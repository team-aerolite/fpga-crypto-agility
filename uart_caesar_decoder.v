==> flow/design.v <==
module uart_caesar_decoder (
    input  wire       clk,         
    input  wire       rst_n,       
    input  wire       uart_rx,     
    output wire       uart_tx,     
    output reg [3:0]  leds         
);
    parameter CLK_FREQ  = 50000000;  
    parameter BAUD_RATE = 9600;
    wire        rx_ready;
    wire [7:0]  rx_data;
    reg         rx_ack;
    reg         tx_start;
    reg  [7:0]  tx_data;
    wire        tx_busy;
    uart_rx #(
        .CLK_FREQ(CLK_FREQ),
        .BAUD_RATE(BAUD_RATE)
    ) uart_receiver (
        .clk(clk),
        .rst_n(rst_n),
        .rx(uart_rx),
        .rx_data(rx_data),
        .rx_ready(rx_ready),
        .rx_ack(rx_ack)
    );
    uart_tx #(
        .CLK_FREQ(CLK_FREQ),
        .BAUD_RATE(BAUD_RATE)
    ) uart_transmitter (
        .clk(clk),
        .rst_n(rst_n),
        .tx(uart_tx),
        .tx_data(tx_data),
        .tx_start(tx_start),
        .tx_busy(tx_busy)
    );
    localparam S_WAIT_SHIFT = 0;
    localparam S_WAIT_MSG   = 1;
    localparam S_DECODE     = 2;
    localparam S_SEND       = 3;
    reg [1:0] state;
    reg [7:0] shift;
    reg [7:0] message[0:63];  
    reg [6:0] msg_index;
    reg       overflow_flag;
    reg [6:0] decode_index;   
    reg [6:0] send_index;     
    reg signed [8:0] tmp;     
    reg [25:0] blink_counter;
    always @(posedge clk or negedge rst_n) begin
        if (!rst_n) begin
            state <= S_WAIT_SHIFT;
            shift <= 0;
            msg_index <= 0;
            rx_ack <= 0;
            tx_start <= 0;
            overflow_flag <= 0;
            decode_index <= 0;
            send_index <= 0;
            leds <= 4'b0000;
            blink_counter <= 0;
        end else begin
            rx_ack   <= 0;
            tx_start <= 0;
            blink_counter <= blink_counter + 1;
            case (state)
                S_WAIT_SHIFT: begin
                    leds <= 4'b0000;  
                    if (rx_ready) begin
                        if (rx_data >= "0" && rx_data <= "9")
                            shift <= rx_data - "0";
                        else
                            shift <= rx_data;
                        rx_ack <= 1;
                        msg_index <= 0;
                        overflow_flag <= 0;
                        state <= S_WAIT_MSG;
                    end
                end
                S_WAIT_MSG: begin
                    leds <= (4'b0001 << blink_counter[23:22]);
                    if (rx_ready) begin
                        rx_ack <= 1;
                        if (rx_data == 8'h0A) begin  
                            decode_index <= 0;
                            state <= S_DECODE;
                        end else begin
                            if (msg_index < 64) begin
                                message[msg_index] <= rx_data;
                                msg_index <= msg_index + 1;
                            end else begin
                                overflow_flag <= 1;  
                            end
                        end
                    end
                end
                S_DECODE: begin
                    leds <= (4'b0001 << blink_counter[23:22]);
                    if (!overflow_flag && decode_index < msg_index && decode_index < 64) begin
                        if (message[decode_index] >= "A" && message[decode_index] <= "Z") begin
                            tmp = message[decode_index] - "A" - shift;
                            if (tmp < 0)
                                tmp = tmp + 26;
                            message[decode_index] <= tmp + "A";
                        end else if (message[decode_index] >= "a" && message[decode_index] <= "z") begin
                            tmp = message[decode_index] - "a" - shift;
                            if (tmp < 0)
                                tmp = tmp + 26;
                            message[decode_index] <= tmp + "a";
                        end
                        decode_index <= decode_index + 1;
                    end else begin
                        send_index <= 0;
                        state <= S_SEND;
                    end
                end
                S_SEND: begin
                    leds <= (4'b0001 << blink_counter[23:22]);
                    if (!tx_busy) begin
                        if (overflow_flag) begin
                            if (send_index == 0) begin
                                tx_data <= "!";
                                tx_start <= 1;
                                send_index <= 1;
                            end else begin
                                tx_data <= 8'h0A;  
                                tx_start <= 1;
                                state <= S_WAIT_SHIFT;
                            end
                        end else begin
                            if (send_index < msg_index) begin
                                tx_data <= message[send_index];
                                tx_start <= 1;
                                send_index <= send_index + 1;
                            end else begin
                                tx_data <= 8'h0A;  
                                tx_start <= 1;
                                state <= S_WAIT_SHIFT;
                            end
                        end
                    end
                end
            endcase
        end
    end
endmodule
module uart_rx #(parameter CLK_FREQ = 50000000, parameter BAUD_RATE = 9600)(
    input wire clk, rst_n, rx,
    output reg [7:0] rx_data,
    output reg rx_ready,
    input wire rx_ack
);
    localparam integer CLKS_PER_BIT = CLK_FREQ / BAUD_RATE;
    localparam integer HALF_BIT = CLKS_PER_BIT / 2;
    reg [15:0] clk_count;
    reg [3:0] bit_index;
    reg [7:0] data_buffer;
    reg rx_reg, rx_sync;
    reg [1:0] state;
    localparam IDLE=0, START=1, DATA=2, STOP=3;
    always @(posedge clk or negedge rst_n) begin
        if (!rst_n) begin
            rx_ready <= 0;
            state <= IDLE;
            clk_count <= 0;
            bit_index <= 0;
        end else begin
            rx_sync <= rx;
            rx_reg <= rx_sync;
            if (rx_ack) rx_ready <= 0;
            case(state)
                IDLE: begin
                    if (!rx_reg) begin
                        state <= START;
                        clk_count <= 0;
                    end
                end
                START: begin
                    if (clk_count == HALF_BIT) begin
                        if (!rx_reg) begin
                            state <= DATA;
                            clk_count <= 0;
                            bit_index <= 0;
                        end else state <= IDLE;
                    end else clk_count <= clk_count + 1;
                end
                DATA: begin
                    if (clk_count == CLKS_PER_BIT-1) begin
                        clk_count <= 0;
                        data_buffer[bit_index] <= rx_reg;
                        if (bit_index == 7) state <= STOP;
                        bit_index <= bit_index + 1;
                    end else clk_count <= clk_count + 1;
                end
                STOP: begin
                    if (clk_count == CLKS_PER_BIT-1) begin
                        rx_data <= data_buffer;
                        rx_ready <= 1;
                        state <= IDLE;
                    end else clk_count <= clk_count + 1;
                end
            endcase
        end
    end
endmodule
module uart_tx #(parameter CLK_FREQ = 50000000, parameter BAUD_RATE = 9600)(
    input wire clk, rst_n,
    output reg tx,
    input wire [7:0] tx_data,
    input wire tx_start,
    output reg tx_busy
);
    localparam integer CLKS_PER_BIT = CLK_FREQ / BAUD_RATE;
    reg [15:0] clk_count;
    reg [3:0] bit_index;
    reg [9:0] tx_shift;
    always @(posedge clk or negedge rst_n) begin
        if (!rst_n) begin
            tx <= 1;
            tx_busy <= 0;
        end else begin
            if (tx_start && !tx_busy) begin
                tx_shift <= {1'b1, tx_data, 1'b0};
                tx_busy <= 1;
                bit_index <= 0;
                clk_count <= 0;
            end else if (tx_busy) begin
                if (clk_count == CLKS_PER_BIT-1) begin
                    clk_count <= 0;
                    tx <= tx_shift[bit_index];
                    bit_index <= bit_index + 1;
                    if (bit_index == 9) tx_busy <= 0;
                end else clk_count <= clk_count + 1;
            end
        end
    end
endmodule
Reports on uart_caesar_decoder
The steps from the RTL of uart_caesar_decoder to its reports follow in flow order.
Line numbers count from 1 in the design file above.
Operators: Yosys type, input widths -> output width; for muxes data width and select width s.
Cell names lack the library's common part.
{"block": "setup", "top": "uart_caesar_decoder", "clock": "clk", "lib": "sky130hd", "lib_corner": "tt_025C_1v80"}

After elaboration
Source: Yosys, flattened and elaborated. Widths are those after wreduce. Registers that Yosys merges into a memory's read port (data or address) are not register bits. Print and check cells do not count.
{"block": "word_totals", "register_bits": 655, "inputBits": 3, "output_inout_bits": 5, "elab_cells": 1313}
{"block": "op_classes", "add_sub_neg": 18, "n_cmp": 12, "eq_ne": 350, "shifts": 4, "mux": 730, "logic": 6, "n_reduce_logical": 105}
{"block": "op_table", "cell": "$mux 8", "count": 602}
{"block": "op_table", "cell": "$pmux 8 s64", "count": 2}
{"block": "op_table", "cell": "$pmux 8 s2", "count": 64}
{"block": "op_table", "cell": "$eq 6x6->1 const B", "count": 96}
{"block": "op_table", "cell": "$reduce_and 9->1", "count": 64}
{"block": "op_table", "cell": "$eq 6x5->1 const B", "count": 48}
{"block": "op_table", "cell": "$ne 2x2->1 const B", "count": 138}
{"block": "op_table", "cell": "$eq 6x4->1 const B", "count": 24}
{"block": "op_table", "cell": "$mux 16", "count": 6}
{"block": "op_table", "cell": "$mux 7", "count": 12}
{"block": "op_table", "cell": "$eq 6x3->1 const B", "count": 12}
{"block": "op_table", "cell": "$pmux 16 s4", "count": 1}
{"block": "op_table", "cell": "$pmux 7 s2", "count": 3}
{"block": "op_table", "cell": "$eq 6x2->1 const B", "count": 6}
{"block": "op_table", "cell": "$add 16x1->16 const B", "count": 2}
{"block": "op_table", "cell": "$eq 16x13->1 const B", "count": 2}
{"block": "op_table", "cell": "$mux 2", "count": 14}
{"block": "op_table", "cell": "$add 26x1->26 const B", "count": 1}
{"block": "op_table", "cell": "$add 7x1->7 const B", "count": 3}
{"block": "op_table", "cell": "$mux 4", "count": 5}
{"block": "op_table", "cell": "$eq 6x1->1 const B", "count": 3}
{"block": "op_table", "cell": "$logic_not 6->1", "count": 3}
{"block": "op_table", "cell": "$sub 8x7->9 const B", "count": 2}
{"block": "op_table", "cell": "$lt 9x1->1 const B", "count": 2}
{"block": "op_table", "cell": "$sub 9x8->9", "count": 2}
{"block": "op_table", "cell": "$eq 16x12->1 const B", "count": 1}
{"block": "op_table", "cell": "$add 8x6->8 const B", "count": 2}
{"block": "op_table", "cell": "$add 8x7->8 const B", "count": 2}
Not listed: further kinds 43, cells in them 103.

Logic depth
Depth = most cells in a row (Yosys ltp): at word level without a register or memory, in the mapped netlist without a sequential cell, where the memories' decode and read muxes count.
{"block": "logic_depth", "word_depth": 30, "abc_area": 0, "mapped_depth": 33, "ltp_nobuf": 26}

Netlist
The flow's flattened synthesis, as Yosys stat reports it; memories are mapped. The netlist is that of the ABC_AREA named above (0 if unset); the other value can give another one.
{"block": "mapped", "cells": 2936, "synth_area_um2": 33654.8, "sequential_area_um2": 19277.2, "ffs": 657}
{"block": "by_type", "cell_type": "edfxtp_1", "count": 566, "type_area_um2": 1.7E+04}
{"block": "by_type", "cell_type": "dfrtp_1", "count": 88, "type_area_um2": 2.2E+03}
{"block": "by_type", "cell_type": "a22oi_1", "count": 172, "type_area_um2": 1.29E+03}
{"block": "by_type", "cell_type": "nand3_1", "count": 244, "type_area_um2": 1.22E+03}
{"block": "by_type", "cell_type": "nor2_1", "count": 227, "type_area_um2": 852.067}
{"block": "by_type", "cell_type": "ha_1", "count": 61, "type_area_um2": 763.232}
{"block": "by_type", "cell_type": "nand2_1", "count": 199, "type_area_um2": 746.966}
{"block": "by_type", "cell_type": "nand4_1", "count": 107, "type_area_um2": 669.392}
{"block": "by_type", "cell_type": "a22o_1", "count": 65, "type_area_um2": 569.296}
{"block": "by_type", "cell_type": "a2111oi_0", "count": 64, "type_area_um2": 560.538}
{"block": "by_type", "cell_type": "a221oi_1", "count": 61, "type_area_um2": 534.262}
{"block": "by_type", "cell_type": "and3_1", "count": 84, "type_area_um2": 525.504}
{"block": "by_type", "cell_type": "xnor2_1", "count": 55, "type_area_um2": 481.712}
{"block": "by_type", "cell_type": "o21ai_0", "count": 90, "type_area_um2": 450.432}
{"block": "by_type", "cell_type": "clkbuf_1", "count": 110, "type_area_um2": 412.896}
{"block": "by_type", "cell_type": "a21oi_1", "count": 78, "type_area_um2": 390.374}
{"block": "by_type", "cell_type": "a32oi_1", "count": 44, "type_area_um2": 385.37}
{"block": "by_type", "cell_type": "inv_1", "count": 69, "type_area_um2": 258.998}
Not listed: further types 70, cells in them 552.
By module: a second synthesis without flattening, with its own total; a netlist apart from the flattened one above.
{"block": "unflattened", "hier_cells": 2895, "hier_area_um2": 33589.7}
Rows give one instance, submodules left out.
{"block": "modules", "module": "uart_caesar_decoder", "n_inst": 1, "cells": 2545, "mod_area_um2": 29634.7}
{"block": "modules", "module": "uart_rx", "n_inst": 1, "cells": 224, "mod_area_um2": 2366.0}
{"block": "modules", "module": "uart_tx", "n_inst": 1, "cells": 126, "mod_area_um2": 1589.0}

Timing after synthesis
Path of least setup slack by OpenSTA after synthesis, without wires, with an ideal clock, recovery checks aside; 20% of the period is set as input and as output delay. Where synthesis merged equal registers, the netlist keeps one of their names.
{"block": "synth_timing", "path_type": "reg2reg", "start": "register decode_index[0]", "end": "register message[0][6]", "tclk_ns": 13.9, "arrival_ns": 10.399, "slack_ns": 2.492, "path_delay_ns": 11.408, "driving_pins": 31, "n_path_buf": 4, "synth_period_reached_ns": 11.408}
"path_delay_ns" = arrival - input delay + setup time.
"driving_pins": output pins that drive a net of the path, with the launching flip-flop's if there is one; two outputs of one cell count as two.
"synth_period_reached_ns" is the clock period less the worst setup slack; recovery checks do not enter. This is arithmetic on one report: input and output delays are still those of the set period (20% each).
Between the ends stands the longest chain of elaborated cells between them, by number of cells; it is not shown to be the way that was timed. Of several equally long chains one is given.
A line is the first line of the expression or statement that the cell stems from. Yosys adds cells for indexed reads and writes and turns some case tables into memories.
A register here has more assigning lines than the two given.
The path ends at the data pin of a flip-flop with enable; ways to the enable are not counted.
{"block": "synth_between", "path_cell_list": "dfrtp_1 > inv_1 > ha_1 > clkbuf_1 > nor2b_1 > clkbuf_1 > nand3_1 > nand4_1 > or4_1 > or4_1 > o41ai_2 > inv_1 > ha_1 > ha_1 > a21o_1 > a31o_2 > a2111o_1 > clkbuf_1 > a21o_1 > nand2_1 > clkbuf_1 > xor2_1 > ha_1 > nor3b_1 > nand3_1 > nand3b_1 > a21boi_0 > o21ai_0 > a21boi_0 > xnor2_1 > o311ai_0", "elab_chain_cells": 30}
{"block": "synth_lines", "item": "start, declared", "line_no": 47, "rtl": "reg [6:0] decode_index;"}
{"block": "synth_lines", "item": "start, assigned", "line_no": 59, "rtl": "decode_index <= 0;"}
{"block": "synth_lines", "item": "start, assigned", "line_no": 112, "rtl": "decode_index <= decode_index + 1;"}
{"block": "synth_lines", "item": "$lt 7x7->1", "line_no": 100, "rtl": "if (!overflow_flag && decode_index < msg_index && decode_index < 64) begin"}
{"block": "synth_lines", "item": "$logic_and 1x1->1 (2 in a row)", "line_no": 100}
{"block": "synth_lines", "item": "$mux 8", "line_no": 100}
{"block": "synth_lines", "item": "$mux 8", "line_no": 67, "rtl": "case (state)"}
{"block": "synth_lines", "item": "$ge 8x7->1", "line_no": 101, "rtl": "if (message[decode_index] >= \"A\" && message[decode_index] <= \"Z\") begin"}
{"block": "synth_lines", "item": "$logic_and 1x1->1", "line_no": 101}
{"block": "synth_lines", "item": "$mux 8", "line_no": 101}
{"block": "synth_lines", "item": "[15 not listed]"}
{"block": "synth_lines", "item": "$mux 8", "line_no": 67}
{"block": "synth_lines", "item": "$add 8x7->8", "line_no": 110, "rtl": "message[decode_index] <= tmp + \"a\";"}
{"block": "synth_lines", "item": "$mux 8", "line_no": 110}
{"block": "synth_lines", "item": "$mux 8", "line_no": 106, "rtl": "end else if (message[decode_index] >= \"a\" && message[decode_index] <= \"z\") begin"}
{"block": "synth_lines", "item": "$mux 8", "line_no": 101}
{"block": "synth_lines", "item": "$mux 8", "line_no": 100}
{"block": "synth_lines", "item": "$pmux 8 s2", "line_no": 67}
{"block": "synth_lines", "item": "end, assigned", "line_no": 90, "rtl": "message[msg_index] <= rx_data;"}
{"block": "synth_lines", "item": "end, assigned", "line_no": 105, "rtl": "message[decode_index] <= tmp + \"A\";"}
{"block": "synth_lines", "item": "end, declared", "line_no": 44, "rtl": "reg [7:0] message[0:63];"}

Path in the finished layout
From the final timing report of flow run 1: the path of least setup slack in the routed layout; clock arrival at registers is part of the times.
{"block": "layout_timing", "path_type": "reg2reg", "start": "register decode_index[4]", "end": "register message[29][6]", "tclk_ns": 10.5, "arrival_ns": 9.56, "slack_ns": 1.36, "driving_pins": 28, "n_path_buf": 4}
Between the ends stands the longest chain of elaborated cells between them, by number of cells; it is not shown to be the way that was timed. Of several equally long chains one is given.
A register here has more assigning lines than the two given.
The path ends at the data pin of a flip-flop with enable; ways to the enable are not counted.
{"block": "layout_between", "path_cell_list": "dfrtp_2 > buf_4 > nor3_2 > buf_4 > buf_4 > a32o_1 > a2111oi_0 > o2111ai_1 > or3_1 > and2_1 > ha_1 > ha_1 > a21o_1 > a31o_2 > a2111o_1 > a21o_1 > nand2_1 > xor2_1 > ha_1 > nor3b_1 > nand3_1 > nand3b_1 > a21boi_0 > o21ai_0 > a21boi_0 > xnor2_1 > o311ai_4 > buf_12", "elab_chain_cells": 30}
{"block": "layout_lines", "item": "start, declared", "line_no": 47, "rtl": "reg [6:0] decode_index;"}
{"block": "layout_lines", "item": "start, assigned", "line_no": 59, "rtl": "decode_index <= 0;"}
{"block": "layout_lines", "item": "start, assigned", "line_no": 112, "rtl": "decode_index <= decode_index + 1;"}
{"block": "layout_lines", "item": "$lt 7x7->1", "line_no": 100, "rtl": "if (!overflow_flag && decode_index < msg_index && decode_index < 64) begin"}
{"block": "layout_lines", "item": "$logic_and 1x1->1 (2 in a row)", "line_no": 100}
{"block": "layout_lines", "item": "$mux 8", "line_no": 100}
{"block": "layout_lines", "item": "$mux 8", "line_no": 67, "rtl": "case (state)"}
{"block": "layout_lines", "item": "$ge 8x7->1", "line_no": 101, "rtl": "if (message[decode_index] >= \"A\" && message[decode_index] <= \"Z\") begin"}
{"block": "layout_lines", "item": "$logic_and 1x1->1", "line_no": 101}
{"block": "layout_lines", "item": "$mux 8", "line_no": 101}
{"block": "layout_lines", "item": "[15 not listed]"}
{"block": "layout_lines", "item": "$mux 8", "line_no": 67}
{"block": "layout_lines", "item": "$add 8x7->8", "line_no": 110, "rtl": "message[decode_index] <= tmp + \"a\";"}
{"block": "layout_lines", "item": "$mux 8", "line_no": 110}
{"block": "layout_lines", "item": "$mux 8", "line_no": 106, "rtl": "end else if (message[decode_index] >= \"a\" && message[decode_index] <= \"z\") begin"}
{"block": "layout_lines", "item": "$mux 8", "line_no": 101}
{"block": "layout_lines", "item": "$mux 8", "line_no": 100}
{"block": "layout_lines", "item": "$pmux 8 s2", "line_no": 67}
{"block": "layout_lines", "item": "end, assigned", "line_no": 90, "rtl": "message[msg_index] <= rx_data;"}
{"block": "layout_lines", "item": "end, assigned", "line_no": 105, "rtl": "message[decode_index] <= tmp + \"A\";"}
{"block": "layout_lines", "item": "end, declared", "line_no": 44, "rtl": "reg [7:0] message[0:63];"}

Add stored flow runs of uart_caesar_decoder

Measured data: module uart_caesar_decoder, platform sky130hd, 2 stored runs of the flow under differing settings, order arbitrary. Input and output delays are each 20% of the period that was set; the output load is 0.01 pF.
By "period_less_ws_ns" is meant the clock period of the run minus its worst setup slack. This is arithmetic on one report: input and output delays are still those of the set period (20% each).
"timing.worst_path_ns" is the time allowed to the run's worst setup path (the clock period less input and output delay, where it has them) less its slack. Clock arrival times count: a late capture clock shortens it, a late launch clock lengthens it.
"final_power_uw" rests on the timing tool's default activity at the inputs, not on a simulated workload.

{"run": "flow run 1", "settings": { "period_ns": 10.5, "CAP_MARGIN": 20, "CORE_MARGIN": 2, "CORE_UTILIZATION": 40, "SLEW_MARGIN": 20 }, "results": { "tns_setup_ns": 0.000, "utilization_pct": 47.5, "synthArea_um2": 33654.8, "period_less_ws_ns": 9.140, "die_um2": 86474.2, "timing.worst_path_ns": 9.14, "timing.worst_path_kind": "reg2reg", "hold_worst_slack_ns": 0.401, "final_power_uw": 5551, "final_cell_area_um2": 39625.5, "setup_ws_ns": 1.360 }}
{"run": "flow run 2", "settings": { "period_ns": 7.5, "CORE_UTILIZATION": 68, "SETUP_SLACK_MARGIN": 1.99, "CORE_MARGIN": 10, "GPL_ROUTABILITY_DRIVEN": 0, "CTS_CLUSTER_SIZE": 25, "CTS_CLUSTER_DIAMETER": 314, "SLEW_MARGIN": 20, "CAP_MARGIN": 20 }, "outcome": "unfinished; error GRT-0116 in routing"}
